==> flow/design.v <==
`timescale 1ns / 1ps
module TC(
    input clk,
    input reset,
    input [31:2] Addr,
    input WE,
    input [31:0] Din,
	output [31:0] Dout,
    output IRQ
);
	reg [1:0] state;
	reg [31:0] mem [2:0];
	wire [31:0] Test_ctrl;
	assign Test_ctrl = mem[0];
	wire [31:0] Test_preset;
	assign Test_preset = mem[1];
	wire [31:0] Test_count;
	assign Test_count = mem[2];
	reg _IRQ;
	assign IRQ = mem[0][3] & _IRQ;
	assign Dout = mem[Addr[3:2]];
	wire [31:0] load = Addr[3:2] == 0 ? {28'h0, Din[3:0]} : Din;
	integer i;
	always @(posedge clk) begin
		if(reset) begin
			state <= 0; 
			for(i = 0; i < 3; i = i+1) mem[i] <= 0;
			_IRQ <= 0;
		end
		else if(WE) begin
			mem[Addr[3:2]] <= load;
		end
		else begin
			case(state)
				2'b00 : if(mem[0][0]) begin
					state <= 2'b01;
					_IRQ <= 1'b0;
				end
				2'b01 : begin
					mem[2] <= mem[1];
					state <= 2'b10;
				end
				2'b10  : 
					if(mem[0][0]) begin
						if(mem[2] > 1) mem[2] <= mem[2]-1;
						else begin
							mem[2] <= 0;
							state <= 2'b11;
							_IRQ <= 1'b1;
						end
					end
					else state <= 2'b00;
				default : begin
					if(mem[0][2:1] == 2'b00) mem[0][0] <= 1'b0;
					else _IRQ <= 1'b0;
					state <= 2'b00;
				end
			endcase
		end
	end
endmodule
-- From RTL to reports: TC
What the tools print for TC, step after step.
Line numbers count from 1 in the design file above.
Library cell names are shortened.
Not given: -
- design top: TC
- clock port: clk
- library: sky130hd
- corner: tt_025C_1v80

-- Word level
Counts by Yosys on the flattened word-level netlist (proc, flatten, opt, wreduce; memories kept). Register bits leave out memories and registers merged into their read ports (data or address). Print and check cells are left out. Cells with the same type and inputs are merged into one.
Yosys's memory passes give these memory sizes; they may raise the number of words (mostly to a power of two), join words into wider ones and drop unused or constant bits.
- equal/unequal tests at 7
- reduce/logical cells: 8
- bitwise operators: 5
- noted order comparisons: 1
- $add $sub $neg at 1
- muxes and demuxes at 54
- operators by type and width (operator ; number):
    two-way mux 32 bit ; 19
    OR reduction 32 bit ; 2
    subtractor 32 x 1 -> 32 bit with constant B ; 1
    greater-than comparator 32 x 1 -> 1 bit with constant B ; 1
    two-way mux 1 bit ; 25
    two-way mux 2 bit ; 8
    != test 2 bit with constant B ; 3
    logical NOT 2 bit ; 3
    AND reduction 6 bit ; 1
    parallel mux 2 bit (select 3 bit) ; 1
    != test 3 x 1 -> 1 bit with constant B ; 1
    != test 3 bit with constant B ; 1
    AND reduction 3 bit ; 1
    OR reduction 3 bit ; 1
    parallel mux 1 bit (select 3 bit) ; 1
    bitwise OR 1 bit ; 2
    inverter 1 bit ; 2
    equality test 2 x 1 -> 1 bit with constant B ; 1
    equality test 2 bit with constant B ; 1
    bitwise AND 1 bit ; 1
- input port bits: 65
- memory cells: 1
- cells after elaboration at 79
- noted register bits after elaboration: 3
- output and inout bits at 33
- noted RAM bits: 128
- memory list (name ; words ; width ; line ; text):
    mem ; 4 ; 32 ; 12 ; reg [31:0] mem [2:0];

-- Depth
Depth = most cells in a row (Yosys ltp): at word level without a register or memory, in the mapped netlist without a sequential cell, where the memories' decode and read muxes count.
- noted word-level depth: 11
- noted ABC_AREA: 0
- gate-level depth with buffers at 9
- mapped depth without buffers: 8

-- After synthesis
Yosys stat after the flow's synthesis: flattened, memories mapped to cells. It holds for the ABC_AREA given above (unset counts as 0); a run with the other value may have another netlist.
Totals and module areas in this step are rounded.
- cell types (type ; number ; total area (um^2)):
    edfxtp_1 ; 128 ; 3.84E+03
    mux4_2 ; 32 ; 720.691
    nor2_1 ; 81 ; 304.042
    xor2_1 ; 19 ; 166.41
    nand2_1 ; 43 ; 161.405
    nand3_1 ; 30 ; 150.144
    nor3_1 ; 24 ; 120.115
    clkbuf_1 ; 31 ; 116.362
    a21oi_1 ; 20 ; 100.096
    dfxtp_1 ; 5 ; 100.096
    and2_1 ; 14 ; 87.584
    nor4_1 ; 13 ; 81.328
    a221oi_1 ; 9 ; 78.826
    and3_1 ; 12 ; 75.072
    xnor2_1 ; 8 ; 70.067
    nor4_2 ; 4 ; 50.048
    or4_1 ; 6 ; 45.043
    or3_1 ; 6 ; 37.536
Other cell types: 36; their cells: 67.
- noted mapped area: 0.006797 mm^2
- area of sequential cells: 0.003944 mm^2
- buffer cells at 37
- cell count: 552
- flip-flops at 133

-- Path before layout
Path of least setup slack by OpenSTA after synthesis, without wires, with an ideal clock, recovery checks aside; 20% of the period is set as input and as output delay. Where synthesis merged equal registers, the netlist keeps one of their names.
- path kind: input to register
- start point: input port Addr[2]
- end point: memory mem[0][0]
- noted required time: 6078 ps
- driving pins on the path: 5
- library setup time at 302 ps
- noted time at the first pin: 1276 ps
- clock period: 6380 ps
- data arrival time at 4606 ps
- noted slack: 1472 ps
- path buffers at 2
- external input delay at 1276 ps
- delay of the path at 3632 ps
- noted period reached after synthesis: 4908 ps
"delay of the path" = arrival - input delay + setup time.
"driving pins on the path": output pins that drive a net of the path, with the launching flip-flop's if there is one; two outputs of one cell count as two.
"period reached after synthesis" = period - worst setup slack (recovery checks aside). The figure is calculated, with input and output delays left at 20% of the set period.
The rows between start and end are the longest chain of elaborated cells between them; the timing report does not say that the signal goes this way. Where chains are equally long, one stands for them.
Each line given opens the expression or statement behind the cell; cells for indexed reads and writes are added by Yosys, which also makes memories of some case tables.
Only ways into the end's enable, where the timed path ends, are counted here.
- cells stage by stage: clkbuf_1 or2_2 clkbuf_1 o21ai_0 nand2b_1
- noted length of the longest elaborated chain: 4
- noted elaborated cells between the ends (all ways): 4
- noted source lines of those cells: 2
- those cells by class: mux: 4
- RTL lines, path post-synthesis (element ; line ; text):
    start, declared ; 5 ; input [31:2] Addr,
    two-way mux 2 bit ; 30 ; else if(WE) begin
    two-way mux 2 bit ; 25 ; if(reset) begin
    two-way mux 2 bit (2 in a row) ; - ;
    end, declared ; 12 ; reg [31:0] mem [2:0];

-- Timing after layout
Path of least setup slack in the final report of record 1 (OpenROAD, finished layout, wires in). Where an end is a register, its clock arrival counts in the times.
The path's times are printed in steps of 10 ps; the period is the one set.
- path kind: input to output
- start point: input port Addr[2]
- end point: output port Dout[26]
- clock period: 5940 ps
- data arrival time at 3130 ps
- driving pins on the path: 4
- noted required time: 4750 ps
- external input delay at 1190 ps
- external output delay at 1190 ps
- noted time at the first pin: 1190 ps
- noted slack: 1620 ps
- path buffers at 3
The rows between start and end are the longest chain of elaborated cells between them; the timing report does not say that the signal goes this way. Where chains are equally long, one stands for them.
The chain passes a memory read, where the word-level depth is cut; so it can be longer than that depth.
- cells stage by stage: clkbuf_4 buf_4 mux4_2 clkdlybuf4s50_1
- noted length of the longest elaborated chain: 1
- noted elaborated cells between the ends (all ways): 1
- noted source lines of those cells: 1
- those cells by class: memory: 1
- RTL lines, path post-layout (element ; line ; text):
    start, declared ; 5 ; input [31:2] Addr,
    memory (4 x 32 bit) ; 12 ; reg [31:0] mem [2:0];
    end, declared ; 8 ; output [31:0] Dout,

--- measured runs ---
Design TC on sky130hd. What follows are 2 stored runs of the flow, each under its own settings; their order means nothing. The constraints put input and output delay at 20% of the set period each and load the outputs with 0.01 pF.
"achieved clock period": clock period set for the run, less the worst setup slack. It is reckoned from that one timing run; input and output delays stay at 20% of the period that was set.
By "critical setup path time" is meant the share of the clock period that the worst setup path is allowed (20% is reserved at inputs, 20% at outputs), minus its slack. Clock arrival times at its registers enter into it.
"power" rests on the timing tool's default activity at the inputs, not on a simulated workload.
"critical setup path time" is known to 10 ps.
Results are given in rounded form.

Record 1
Settings were period_ns = 5.94; CORE_UTILIZATION = 72; SETUP_SLACK_MARGIN = 1.33; PLACE_DENSITY_LB_ADDON = 0.13; CORE_MARGIN = 6; CELL_PAD_IN_SITES_GLOBAL_PLACEMENT = 0; TNS_END_PERCENT = 15; ABC_AREA = 0; GPL_ROUTABILITY_DRIVEN = 0; CTS_CLUSTER_SIZE = 76; CAP_MARGIN = 5; SLEW_MARGIN = 30
- standard-cell area after routing: 0.008319 mm^2
- power: 0.002511 W
- total negative slack at 0 ps
- chip area in the Yosys report: 0.006797 mm^2
- noted the critical setup path time: 1940 ps
- critical path kind: input to output
- worst setup slack after layout at 1621 ps
- worst hold slack: 469 ps
- achieved clock period: 4319 ps
- die size at 0.01191 mm^2
- noted the utilization: 93.1%

Record 2
Settings were period_ns = 4.55; CORE_UTILIZATION = 29; SETUP_SLACK_MARGIN = 0.09; PLACE_DENSITY_LB_ADDON = 0.22; CORE_ASPECT_RATIO = 0.98; CELL_PAD_IN_SITES_GLOBAL_PLACEMENT = 1; TNS_END_PERCENT = 80; ABC_AREA = 1; CTS_CLUSTER_SIZE = 94; CTS_CLUSTER_DIAMETER = 289; MAX_ROUTING_LAYER = met4; CAP_MARGIN = 20; CORE_MARGIN = 2; SLEW_MARGIN = 20
- die size at 0.02718 mm^2
- worst setup slack after layout at 769 ps
- noted the critical setup path time: 1960 ps
- critical path kind: input to output
- achieved clock period: 3781 ps
- chip area in the Yosys report: 0.007505 mm^2
- total negative slack at 0 ps
- standard-cell area after routing: 0.009358 mm^2
- worst hold slack: 471 ps
- noted the utilization: 36.6%
- power: 0.003339 W
--- end ---
